==> flow/design.v <==
module gmsk_modulator (
    input wire clk,
    input wire reset_n,
    input wire [1:0] data_in,  
    output reg gmsk_out,        
    output reg ready           
);
    localparam  BD_RATE      = 38400;               
    localparam  CLK_FREQ     = 50000000;            
    localparam  SAMPLES_PER_BIT = CLK_FREQ / BD_RATE;
    reg [15:0] counter;
    reg [1:0] prev_data;
    always @(posedge clk or negedge reset_n) begin
        if (!reset_n) begin
            counter <= 0;
            gmsk_out <= 0;
            ready <= 0;
        end
        else begin
            if (counter < SAMPLES_PER_BIT - 1) begin
                counter <= counter + 1;
                ready <= 0;
            end
            else begin
                counter <= 0;
                if (data_in != prev_data) begin
                    gmsk_out <= ~gmsk_out;  
                end
                ready <= 1;  
                prev_data <= data_in;  
            end
        end
    end
endmodule
# From RTL to reports: gmsk_modulator

Tool output for the design above, in the order of the flow.
Lines are those of the file above, counted from 1.
Operators: Yosys type, input widths -> output width; for muxes data width and select width s.
Cell names lack the library's common part.
Not given: -

Top: gmsk_modulator
Clock input: clk
Library: sky130hd
Corner: tt_025C_1v80

# Elaborated design

Counts by Yosys on the flattened word-level netlist (proc, flatten, opt, wreduce; memories kept). Register bits leave out memories and registers merged into their read ports (data or address); mux counts leave out enables and synchronous resets folded into registers. Print and check cells are left out. Cells with the same type and inputs are merged into one.

Bits in registers: 20
Cells after elaboration: 13
Output and inout bits: 2
Input port bits: 4

Bitwise gates (word level): 2
Mux-type cells: 2
Add/subtract/negate cells: 1
Reductions and logical operators: 2
Eq/ne operators: 1
Magnitude comparators: 1

Operators with widths:

| cell                  | number |
| $add 16x1->16 const B | 1 |
| $lt 16x11->1 const B  | 1 |
| $mux 16               | 1 |
| $reduce_and 2->1      | 2 |
| $not 1->1             | 2 |
| $ne 2x2->1            | 1 |
| $mux 1                | 1 |

# Depth

Yosys ltp: most cells in a row. Word level: on the elaborated netlist, between registers, memories and ports. Mapped: between sequential cells and ports; inverters and the memories' decode and read muxes count.

Depth after elaboration: 3
ABC_AREA: 1
Depth in mapped cells: 8

# Netlist

Source: synth_stat.txt of the flow (Yosys; design flattened, memories mapped). It holds for the ABC_AREA given above (unset counts as 0); a run with the other value may have another netlist.

Flip-flops: 20
Mapped area: 929.6 um^2
Buffers: 1
Sequential part of the area: 510.5 um^2
Standard cells after synthesis: 101

Cell types:

| cell     | number |
| dfrtp_1  | 18 |
| nor2_1   | 18 |
| edfxtp_1 | 2 |
| inv_1    | 14 |
| nand2_1  | 14 |
| nand3_1  | 6 |
| nor3_2   | 3 |
| xnor2_1  | 3 |
| ha_1     | 2 |
| nor2_2   | 4 |
| nand2_2  | 3 |
| nor3_1   | 3 |
| buf_6    | 1 |
| a21oi_1  | 2 |
| a21oi_2  | 1 |
| o21ai_2  | 1 |
| a21boi_0 | 1 |
| nand3b_1 | 1 |

Other cell types: 4; their cells: 4.

# Worst setup path after synthesis

Path of least setup slack by OpenSTA after synthesis, without wires, with an ideal clock, recovery checks aside; 20% of the period is set as input and as output delay. Where synthesis merged equal registers, the netlist keeps one of their names.

Kind: reg2reg
Start point: register counter[0]
End point: register prev_data[0]
Clock period: 1.39 ns
Path slack: -0.004 ns
Launch time at the first pin: 0.000 ns
Arrival: 1.065 ns
Stages on the path: 6
Data required time: 1.061 ns
Delay of the path: 1.394 ns
Period reached after synthesis: 1.394 ns

"delay of the path" = arrival - input delay + setup time.
"stages on the path" counts driving pins, that of a launching flip-flop among them; a cell with two outputs on the path counts twice.
"period reached after synthesis" is the clock period less the worst setup slack; recovery checks do not enter. This is arithmetic on one report: input and output delays are still those of the set period (20% each).
Between the ends stands the longest chain of elaborated cells between them, by number of cells; it is not shown to be the way that was timed. Of several equally long chains one is given.
A line is the first line of the expression or statement that the cell stems from. Yosys adds cells for indexed reads and writes and turns some case tables into memories.
At most two assigning lines are given for a register; there are more.

Cell sequence: dfrtp_1 -> inv_1 -> ha_1 -> nor2_1 -> o21ai_2 -> a21boi_0
Cells in the longest elaborated chain: 3

Ends and longest elaborated chain, after synthesis:

| what               | line | RTL |
| start: declaration | 11   | `reg [15:0] counter;` |
| start: assignment  | 15   | `counter <= 0;` |
| start: assignment  | 21   | `counter <= counter + 1;` |
| $lt 16x11->1       | 20   | `if (counter < SAMPLES_PER_BIT - 1) begin` |
| $not 1->1          | -    |  |
| $reduce_and 2->1   | -    |  |
| end: assignment    | 30   | `prev_data <= data_in;` |
| end: declaration   | 12   | `reg [1:0] prev_data;` |

# Path in the finished layout

Path of least setup slack in the final report of flow run 1 (OpenROAD, finished layout, wires in). Where an end is a register, its clock arrival counts in the times.

Kind: reg2reg
Start point: register counter[0]
End point: register counter[8]
Launch time at the first pin: 0.31 ns
Stages on the path: 9
Arrival: 1.72 ns
Clock period: 1.36 ns
Path slack: -0.11 ns
Data required time: 1.60 ns

Between the ends stands the longest chain of elaborated cells between them, by number of cells; it is not shown to be the way that was timed. Of several equally long chains one is given.
At most two assigning lines are given for a register; there are more.

Cell sequence: dfrtp_1 -> buf_4 -> ha_4 -> nand2_2 -> inv_2 -> nand2_2 -> nor2_4 -> nor2_1 -> nor3_2
Cells in the longest elaborated chain: 2

Ends and longest elaborated chain, after layout:

| what               | line | RTL |
| start: declaration | 11   | `reg [15:0] counter;` |
| start: assignment  | 15   | `counter <= 0;` |
| start: assignment  | 21   | `counter <= counter + 1;` |
| $add 16x1->16      | 21   |  |
| $mux 16            | 20   | `if (counter < SAMPLES_PER_BIT - 1) begin` |
| end: assignment    | 15   |  |
| end: assignment    | 21   |  |
| end: declaration   | 11   |  |

Data sheet: physical implementation of gmsk_modulator

gmsk_modulator through Yosys and OpenROAD on sky130hd: 2 stored runs, unordered, with their settings and measured results. The constraints put input and output delay at 20% of the set period each and load the outputs with 0.01 pF.
"reached clock period": clock period set for the run, less the worst setup slack. It is reckoned from that one timing run; input and output delays stay at 20% of the period that was set.
By "time used up by the worst setup path" is meant the share of the clock period that the worst setup path is allowed (20% is reserved at inputs, 20% at outputs), minus its slack. Clock arrival times at its registers enter into it.
Settings: n/a = not set for that run.

| item                                          | flow run 1 | flow run 2 |
| period_ns                                     | 1.36       | 2.15       |
| CORE_UTILIZATION                              | 45         | 40         |
| SETUP_SLACK_MARGIN                            | -0.06      | n/a        |
| PLACE_DENSITY                                 | 0.93       | n/a        |
| CELL_PAD_IN_SITES_DETAIL_PLACEMENT            | 1          | n/a        |
| ABC_AREA                                      | 1          | n/a        |
| CTS_CLUSTER_SIZE                              | 34         | n/a        |
| CTS_CLUSTER_DIAMETER                          | 320        | n/a        |
| MIN_ROUTING_LAYER                             | met2       | n/a        |
| MAX_ROUTING_LAYER                             | met4       | n/a        |
| CAP_MARGIN                                    | 20         | 20         |
| CORE_MARGIN                                   | 2          | 2          |
| SLEW_MARGIN                                   | 20         | 20         |
| area of the synthesized netlist (um^2)        | 929.6      | 864.6      |
| total die area (um^2)                         | 2445.3     | 2549.2     |
| standard-cell area of the final layout (um^2) | 1192.4     | 1019.7     |
| worst setup slack after layout (ns)           | -0.111     | 0.495      |
| setup TNS (ns)                                | -0.976     | 0.000      |
| reached clock period (ns)                     | 1.471      | 1.655      |
| time used up by the worst setup path (ns)     | 1.47       | 1.22       |
| worst setup path kind                         | reg2reg    | reg2out    |
